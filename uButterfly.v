==> flow/design.v <==
module sobolrng_core #(
    parameter BITWIDTH = 8
) (
    input wire iClk,  
    input wire iRstN,  
    input wire iEn,
    input wire iClr,
    input wire [BITWIDTH - 1: 0] iOneHot,  
    input wire [BITWIDTH*BITWIDTH - 1: 0] dirVec,
    output reg [BITWIDTH - 1: 0] oRand  
);
    wire [BITWIDTH * BITWIDTH - 1: 0] orVec;
    wire [BITWIDTH - 1: 0] vec;
    assign orVec[BITWIDTH - 1: 0] = iOneHot[0] ? dirVec[BITWIDTH - 1: 0] : 0;
    genvar i;
    generate 
        for(i = 1; i < BITWIDTH; i = i + 1) begin
            assign orVec[(i+1)*BITWIDTH-1:i*BITWIDTH] = orVec[i*BITWIDTH-1:(i-1)*BITWIDTH] | (iOneHot[i] ? dirVec[(i+1)*BITWIDTH-1 : i*BITWIDTH] : 0);
        end
    endgenerate
    assign vec = orVec[BITWIDTH*BITWIDTH - 1: (BITWIDTH-1)*BITWIDTH];
    always@(posedge iClk or negedge iRstN) begin
        if(~iRstN) begin
            oRand <= 0;
        end else begin
            if(iClr) begin
                oRand <= 0;
            end else begin
                if(iEn) begin
                    oRand <= oRand ^ vec;
                end else begin 
                    oRand <= oRand;
                end 
            end 
        end
    end
endmodule
module lsz # (
    parameter BITWIDTH = 4,
    parameter LOGBITWIDTH = $clog2(BITWIDTH)  
) (
    input wire [BITWIDTH - 1: 0] iGrey,  
    output wire [BITWIDTH - 1: 0] oOneHot,  
    output reg [LOGBITWIDTH - 1: 0] lszIdx  
);
    wire [BITWIDTH - 1: 0] tc;  
    genvar i;
    assign tc[0] = ~iGrey[0]; 
    generate 
        for (i = 1; i < BITWIDTH; i = i + 1) begin
            assign tc[i] = tc[i - 1] | ~iGrey[i];
        end
    endgenerate
    genvar j;
    assign oOneHot[0] = tc[0];
    generate 
        for(j = 1; j < BITWIDTH; j = j + 1) begin
            assign oOneHot[j] = tc[j - 1] ^ tc[j];
        end
    endgenerate
    always@(*) begin
        case(oOneHot)
            'd1 : lszIdx = 'd0;
            'd2 : lszIdx = 'd1;
            'd4 : lszIdx = 'd2;
            'd8 : lszIdx = 'd3;
            'd16 : lszIdx = 'd4;
            'd32 : lszIdx = 'd5;
            'd64 : lszIdx = 'd6;
            'd128 : lszIdx = 'd7;
            'd256 : lszIdx = 'd8;
            'd512 : lszIdx = 'd9;
            default : lszIdx = 'd0;
        endcase
    end
endmodule
module cntwithen #(
    parameter BITWIDTH = 4  
) (
    input wire iClk,  
    input wire iRstN,  
    input wire iEn, 
    input wire iClr, 
    output reg [BITWIDTH - 1:0] oCnt
);
    always@(posedge iClk or negedge iRstN) begin
        if(~iRstN) begin
            oCnt <= 0;
        end else begin
            if(iClr) begin
                oCnt <= 0;
            end else begin
                oCnt <= oCnt + iEn;
            end
        end
    end
endmodule
module sobolrng #(
    parameter BITWIDTH = 8
) (
    input wire iClk,  
    input wire iRstN,  
    input wire iEn, 
    input wire iClr, 
    output wire [BITWIDTH - 1: 0] sobolseq
);
    wire [BITWIDTH - 1: 0] cntNum;
    wire [BITWIDTH - 1: 0] oneHot;
    wire [BITWIDTH*BITWIDTH - 1: 0] dirVec;
    cntwithen #(
        .BITWIDTH(BITWIDTH)
    ) u_cntwithen (
        .iClk(iClk),
        .iRstN(iRstN),
        .iEn(iEn),
        .iClr(iClr),
        .oCnt(cntNum)
    );
    lsz #(
        .BITWIDTH(BITWIDTH)
    ) u_lsz (
        .iGrey(cntNum),
        .oOneHot(oneHot),
        .lszIdx()
    );
        assign dirVec[1*BITWIDTH-1 : 0*BITWIDTH] = 'd128;
        assign dirVec[2*BITWIDTH-1 : 1*BITWIDTH] = 'd64;
        assign dirVec[3*BITWIDTH-1 : 2*BITWIDTH] = 'd32;
        assign dirVec[4*BITWIDTH-1 : 3*BITWIDTH] = 'd16;
        assign dirVec[5*BITWIDTH-1 : 4*BITWIDTH] = 'd8;
        assign dirVec[6*BITWIDTH-1 : 5*BITWIDTH] = 'd4;
        assign dirVec[7*BITWIDTH-1 : 6*BITWIDTH] = 'd2;
        assign dirVec[8*BITWIDTH-1 : 7*BITWIDTH] = 'd1;
    sobolrng_core #(
        .BITWIDTH(BITWIDTH)
    ) u_sobolrng_core (
        .iClk(iClk),
        .iRstN(iRstN),
        .iEn(iEn),
        .iClr(iClr),
        .iOneHot(oneHot),
        .dirVec(dirVec),
        .oRand(sobolseq)
    );
endmodule
module uMUL_bi #(
    parameter BITWIDTH = 8
) (
    input wire iClk,
    input wire iRstN,
    input wire iA,
    input wire [BITWIDTH - 1: 0] iB,
    input wire loadB,
    input wire iClr,
    output reg oMult
);
    reg [BITWIDTH-1:0] iB_buff;  
    wire [BITWIDTH-1:0] sobolseqIn;
    wire [BITWIDTH-1:0] sobolseq;
    wire andTop;
    wire andBot;
    wire iA_inv = ~iA;
    always@(posedge iClk or negedge iRstN) begin
        if(~iRstN) begin
            iB_buff <= 0;
        end else begin
            if(loadB) begin
                iB_buff <= iB;
            end else begin
                iB_buff <= iB_buff;
            end
        end
    end
    sobolrng #(
        .BITWIDTH(BITWIDTH)
    ) u_sobolrngTop (
        .iClk(iClk),
        .iRstN(iRstN),
        .iEn(iA_inv), 
        .iClr(iClr),
        .sobolseq(sobolseqIn)
    );
    sobolrng #(
        .BITWIDTH(BITWIDTH)
    ) u_sobolrngBot (
        .iClk(iClk),
        .iRstN(iRstN),
        .iEn(iA), 
        .iClr(iClr),
        .sobolseq(sobolseq)
    );
    assign andTop = iA_inv & ~(iB_buff > sobolseqIn);
    assign andBot = iA & (iB_buff > sobolseq);
    always@(*) begin
        oMult <= andTop | andBot;
    end
endmodule
module parallelcnt (
    input wire iClk,
    input wire iRstN,
    input wire iA,
    input wire iB,
    output wire [1:0] oC
);
    assign oC = iA + iB;
endmodule
module uSADD #(
    parameter BINPUT = 2
) (
    input wire iClk,
    input wire iRstN, 
    input wire iA,
    input wire iB,
    output reg oC
);
    wire [BINPUT-1:0] PCout;
    reg [1:0] acc;
    parallelcnt u_parallelcnt (
        .iClk(iClk),
        .iRstN(iRstN),
        .iA(iA),
        .iB(iB),
        .oC(PCout)
    );
    always@(posedge iClk or negedge iRstN) begin
        if(~iRstN) begin
            acc <= 0;
        end else begin
            acc <= acc[0] + PCout;
        end
    end
    assign oC = acc[1];
endmodule
module uSSUB #(
    parameter BINPUT = 2
) (
    input wire iClk,
    input wire iRstN, 
    input wire iA,
    input wire iB,
    output reg oC
);
    wire [BINPUT-1:0] PCout;
    reg [1:0] acc;
    parallelcnt u_parallelcnt (
        .iClk(iClk),
        .iRstN(iRstN),
        .iA(iA),
        .iB(~iB),
        .oC(PCout)
    );
    always@(posedge iClk or negedge iRstN) begin
        if(~iRstN) begin
            acc <= 0;
        end else begin
            acc <= acc[0] + PCout;
        end
    end
    assign oC = acc[1];
endmodule
module uButterfly #(
    parameter BITWIDTH = 8,
              BINPUT = 2
) (
    input wire iClk,
    input wire iRstN,
    input wire loadW,
    input wire iClr,
    input wire iReal0,
    input wire iImg0,
    input wire iReal1,
    input wire iImg1,
    input wire [BITWIDTH-1:0] iwReal,
    input wire [BITWIDTH-1:0] iwImg,
    output wire oReal0,
    output wire oImg0,
    output wire oReal1,
    output wire oImg1
);
    wire eq_Real1_x_wReal;
    wire eq_Real1_x_wImg;
    wire eq_Img1_x_wReal;
    wire eq_Img1_x_wImg;
    wire scalerReal0;
    wire scalerImg0;
    wire real_eq;
    wire img_eq;
    reg biZero;
    always@(posedge iClk or negedge iRstN) begin
        if(~iRstN) begin 
            biZero <= 0;
        end else begin
            biZero <= ~biZero;
        end
    end
    uMUL_bi #(
        .BITWIDTH(BITWIDTH)
    )u_uMUL_bi_Real1_x_wReal (
        .iClk(iClk),
        .iRstN(iRstN),
        .iA(iReal1),
        .iB(iwReal),
        .loadB(loadW),
        .iClr(iClr),
        .oMult(eq_Real1_x_wReal)
    );
    uMUL_bi #(
        .BITWIDTH(BITWIDTH)
    ) u_uMUL_bi_Real1_x_wImg (
        .iClk(iClk),
        .iRstN(iRstN),
        .iA(iReal1),
        .iB(iwImg),
        .loadB(loadW),
        .iClr(iClr),
        .oMult(eq_Real1_x_wImg)
    );
    uMUL_bi #(
        .BITWIDTH(BITWIDTH)
    ) u_uMUL_bi_Img1_x_wReal (
        .iClk(iClk),
        .iRstN(iRstN),
        .iA(iImg1),
        .iB(iwReal),
        .loadB(loadW),
        .iClr(iClr),
        .oMult(eq_Img1_x_wReal)
    );
    uMUL_bi #(
        .BITWIDTH(BITWIDTH)
    ) u_uMUL_bi_Img1_x_wImg (
        .iClk(iClk),
        .iRstN(iRstN),
        .iA(iImg1),
        .iB(iwImg),
        .loadB(loadW),
        .iClr(iClr),
        .oMult(eq_Img1_x_wImg)
    );
    uSSUB #(
        .BINPUT(BINPUT)
    ) u_uSSUB_realeq (
        .iClk(iClk),
        .iRstN(iRstN),
        .iA(eq_Real1_x_wReal),
        .iB(eq_Img1_x_wImg),
        .oC(real_eq)
    );
    uSADD #(
        .BINPUT(BINPUT)
    ) u_uSADD_imgeq (
        .iClk(iClk),
        .iRstN(iRstN),
        .iA(eq_Real1_x_wImg),
        .iB(eq_Img1_x_wReal),
        .oC(img_eq) 
    );
    uSADD #(
        .BINPUT(BINPUT)
    ) u_uSADD_scalerReal (
        .iClk(iClk),
        .iRstN(iRstN),
        .iA(iReal0),
        .iB(biZero),
        .oC(scalerReal0)
    );
    uSADD #(
        .BINPUT(BINPUT)
    ) uSADD_scalerImg (
        .iClk(iClk),
        .iRstN(iRstN),
        .iA(iImg0),
        .iB(biZero),
        .oC(scalerImg0)
    );
    uSADD #(
        .BINPUT(BINPUT)
    ) u_uSADD_oReal0 (
        .iClk(iClk),
        .iRstN(iRstN),
        .iA(scalerReal0),
        .iB(real_eq),
        .oC(oReal0) 
    );
    uSADD #(
        .BINPUT(BINPUT)
    ) u_uSADD_oImg0 (
        .iClk(iClk),
        .iRstN(iRstN),
        .iA(scalerImg0),
        .iB(img_eq),
        .oC(oImg0) 
    );
    uSSUB #(
        .BINPUT(BINPUT)
    ) u_uSSUB_oReal1 (
        .iClk(iClk),
        .iRstN(iRstN),
        .iA(scalerReal0),
        .iB(real_eq),
        .oC(oReal1) 
    );
    uSSUB #(
        .BINPUT(BINPUT)
    ) u_uSSUB_oImg1 (
        .iClk(iClk),
        .iRstN(iRstN),
        .iA(scalerImg0),
        .iB(img_eq),
        .oC(oImg1) 
    );
endmodule
Reports on uButterfly --
Tool output for the design above, in the order of the flow. Lines are those of the file above, counted from 1. Operators: Yosys type, input widths -> output width; for muxes data width and select width s. Library cell names are shortened. Not given: -
Inputs: top module uButterfly, clock input iClk, standard-cell library sky130hd, corner tt_025C_1v80

Word-level counts --
Counts by Yosys on the flattened word-level netlist (proc, flatten, opt, wreduce; memories kept). Register bits leave out memories and registers merged into their read ports (data or address). Print and check cells are left out. Cells with the same type and inputs are merged into one.
Storage and ports: bits of input ports 24, register bits after elaboration 161, cells after elaboration 413
Operators by class: multiplexer cells 88, bitwise operators 262, add/sub/neg operators 24, $lt $le $gt $ge 8, equality and inequality tests 2, reductions and logical operators 2
Operators with widths (number):
- $or 8x8->8 | 56
- $mux 8 | 32
- $not 1->1 | 74
- $add 8x1->8 | 8
- $gt 8x8->1 | 8
- $xor 8x8->8 | 8
- $or 1x1->1 | 60
- $xor 1x1->1 | 56
- $mux 7 | 8
- $mux 6 | 8
- $mux 5 | 8
- $mux 4 | 8
- $mux 3 | 8
- $add 1x1->2 | 8
- $add 1x2->2 | 8
- $mux 2 | 8
- $and 1x1->1 | 8
- $mux 1 | 8
- $ne 2x2->1 const B | 2
- $reduce_bool 2->1 | 2

Longest topological paths --
Yosys ltp: most cells in a row. Word level: on the elaborated netlist, between registers, memories and ports. Mapped: between sequential cells and ports; inverters and the memories' decode and read muxes count.
Depth: word-level depth 14, ABC_AREA 1, mapped depth 12, gate-level depth less buffers 12

Netlist --
The flow's flattened synthesis, as Yosys stat reports it; memories are mapped. The netlist is that of the ABC_AREA named above (0 if unset); the other value can give another one. The area totals of this step are shown rounded.
Cell types:
- dfrtp_1 | number 161, area in all 4.03E+03 sq um
- ha_1 | number 80, area in all 1000.96 sq um
- inv_1 | number 168, area in all 630.605 sq um
- a21oi_1 | number 107, area in all 535.514 sq um
- nand2_1 | number 138, area in all 517.997 sq um
- o21ai_0 | number 69, area in all 345.331 sq um
- nor3_1 | number 63, area in all 315.302 sq um
- nor2_1 | number 82, area in all 307.795 sq um
- nand3_1 | number 33, area in all 165.158 sq um
- fa_1 | number 8, area in all 160.154 sq um
- mux2_2 | number 14, area in all 157.651 sq um
- nand4_1 | number 16, area in all 100.096 sq um
- nor4_1 | number 15, area in all 93.84 sq um
- a31oi_1 | number 14, area in all 87.584 sq um
- nor2_2 | number 8, area in all 50.048 sq um
- nor3_2 | number 4, area in all 40.038 sq um
- buf_2 | number 7, area in all 35.034 sq um
- xor2_1 | number 4, area in all 35.034 sq um
Other cell types: 12; their cells: 40.
Synthesis totals: chip area (Yosys) 8900 sq um, sequential area 4000 sq um, buffer cells 21, flip-flop cells 161, cell count 1031

Timing after synthesis --
Path of least setup slack by OpenSTA after synthesis, without wires, with an ideal clock, recovery checks aside; 20% of the period is set as input and as output delay. Where synthesis merged equal registers, the netlist keeps one of their names.
Timing after synthesis: path type register -> register, start point register u_uMUL_bi_Real1_x_wImg.iB_buff[7], end point register u_uSADD_imgeq.acc[0], delay of the path 1.734 ns, slack 0.257 ns, arrival time 1.598 ns, data required time 1.854 ns, stages 9, period 1.99 ns, synthesis period reached 1.733 ns
"delay of the path" is the arrival time less input delay plus setup time. "stages" counts driving pins, that of a launching flip-flop among them; a cell with two outputs on the path counts twice. "synthesis period reached" is the clock period less the worst setup slack; recovery checks do not enter. This is arithmetic on one report: input and output delays are still those of the set period (20% each). The rows between start and end are the longest chain of elaborated cells between them; the timing report does not say that the signal goes this way. Where chains are equally long, one stands for them. A line is the first line of the expression or statement that the cell stems from. Yosys adds cells for indexed reads and writes and turns some case tables into memories. At most two assigning lines are given for a register; there are more.
Between the ends, after synthesis: cells stage by stage dfrtp_1 -> ha_1 -> nand2_1 -> nor2_1 -> nand2_1 -> nand2_1 -> nand2_1 -> a21oi_1 -> fa_1, length of the longest elaborated chain 6
Ends and longest elaborated chain, after synthesis:
- from (decl) | line 157 | reg [BITWIDTH-1:0] iB_buff;
- from (assign) | line 168 | iB_buff <= iB;
- from (assign) | line 170 | iB_buff <= iB_buff;
- $gt 8x8->1 | line 192 | assign andTop = iA_inv & ~(iB_buff > sobolseqIn);
- $not 1->1 | line 192
- $and 1x1->1 | line 192
- $or 1x1->1 | line 195 | oMult <= andTop | andBot;
- $add 1x1->2 | line 205 | assign oC = iA + iB;
- $add 1x2->2 | line 229 | acc <= acc[0] + PCout;
- to (assign) | line 227 | acc <= 0;
- to (assign) | line 229
- to (decl) | line 217 | reg [1:0] acc;

Worst path after layout --
From the final timing report of record 1: the path of least setup slack in the routed layout; clock arrival at registers is part of the times.
Timing after layout: path type register -> register, start point register u_uMUL_bi_Img1_x_wReal.iB_buff[3], end point register u_uSADD_imgeq.acc[0], arrival time 2.29 ns, slack 0.65 ns, stages 9, data required time 2.94 ns, period 2.65 ns
The rows between start and end are the longest chain of elaborated cells between them; the timing report does not say that the signal goes this way. Where chains are equally long, one stands for them. At most two assigning lines are given for a register; there are more.
Between the ends, after layout: cells stage by stage dfrtp_1 -> ha_1 -> nand2_1 -> o21ai_0 -> nand2_1 -> nand2_1 -> nand2_1 -> nand2_1 -> fa_1, length of the longest elaborated chain 6
Ends and longest elaborated chain, after layout:
- from (decl) | line 157 | reg [BITWIDTH-1:0] iB_buff;
- from (assign) | line 168 | iB_buff <= iB;
- from (assign) | line 170 | iB_buff <= iB_buff;
- $gt 8x8->1 | line 192 | assign andTop = iA_inv & ~(iB_buff > sobolseqIn);
- $not 1->1 | line 192
- $and 1x1->1 | line 192
- $or 1x1->1 | line 195 | oMult <= andTop | andBot;
- $add 1x1->2 | line 205 | assign oC = iA + iB;
- $add 1x2->2 | line 229 | acc <= acc[0] + PCout;
- to (assign) | line 227 | acc <= 0;
- to (assign) | line 229
- to (decl) | line 217 | reg [1:0] acc;

Settings and measured results of 2 stored flow runs for module uButterfly (sky130hd), not sorted in any way. The constraints put input and output delay at 20% of the set period each and load the outputs with 0.01 pF.
"achieved clock period" is the run's clock period less its worst setup slack. It is reckoned from that one timing run; input and output delays stay at 20% of the period that was set.
"worst setup path time": the worst setup path's part of the clock period (all of it between registers, 20% less for each end at a port) less its slack. A launch clock that arrives late makes it longer, a capture clock that arrives late makes it shorter.
By "power" is meant OpenSTA's value without simulated activity: inputs other than the clock are taken to toggle once in ten clock periods, and the tool carries that through the logic.
The measured numbers are rounded.
[record 1] settings: period_ns=2.65, CORE_UTILIZATION=31, SETUP_SLACK_MARGIN=0.25, PLACE_DENSITY=0.45, TNS_END_PERCENT=40, ABC_AREA=1, CTS_CLUSTER_SIZE=43, CAP_MARGIN=30, MAX_ROUTING_LAYER=met5, CORE_MARGIN=2, SLEW_MARGIN=20
[record 1] result: chip area after synthesis (Yosys) 8900 sq um, die area 30000 sq um, standard-cell area of the final layout 10000 sq um, utilization 0.37, worst setup slack after layout 0.65 ns, total negative slack 0.000 ns, power 0.0063 W, achieved clock period 1.999 ns, worst setup path time 2.00 ns, worst setup path kind register -> register
[record 2] settings: period_ns=4.25, CORE_UTILIZATION=50, SETUP_SLACK_MARGIN=-0.31, PLACE_DENSITY=0.4, CORE_ASPECT_RATIO=1.85, CELL_PAD_IN_SITES_GLOBAL_PLACEMENT=3, TNS_END_PERCENT=90, GPL_TIMING_DRIVEN=1, GPL_ROUTABILITY_DRIVEN=1, CTS_CLUSTER_SIZE=83, MIN_ROUTING_LAYER=met2, CAP_MARGIN=20, CORE_MARGIN=2, SLEW_MARGIN=20
[record 2] result: chip area after synthesis (Yosys) 8600 sq um, die area 18000 sq um, standard-cell area of the final layout 9600 sq um, utilization 0.57, worst setup slack after layout 1.7 ns, total negative slack 0.000 ns, power 0.0037 W, achieved clock period 2.565 ns, worst setup path time 1.71 ns, worst setup path kind input -> register
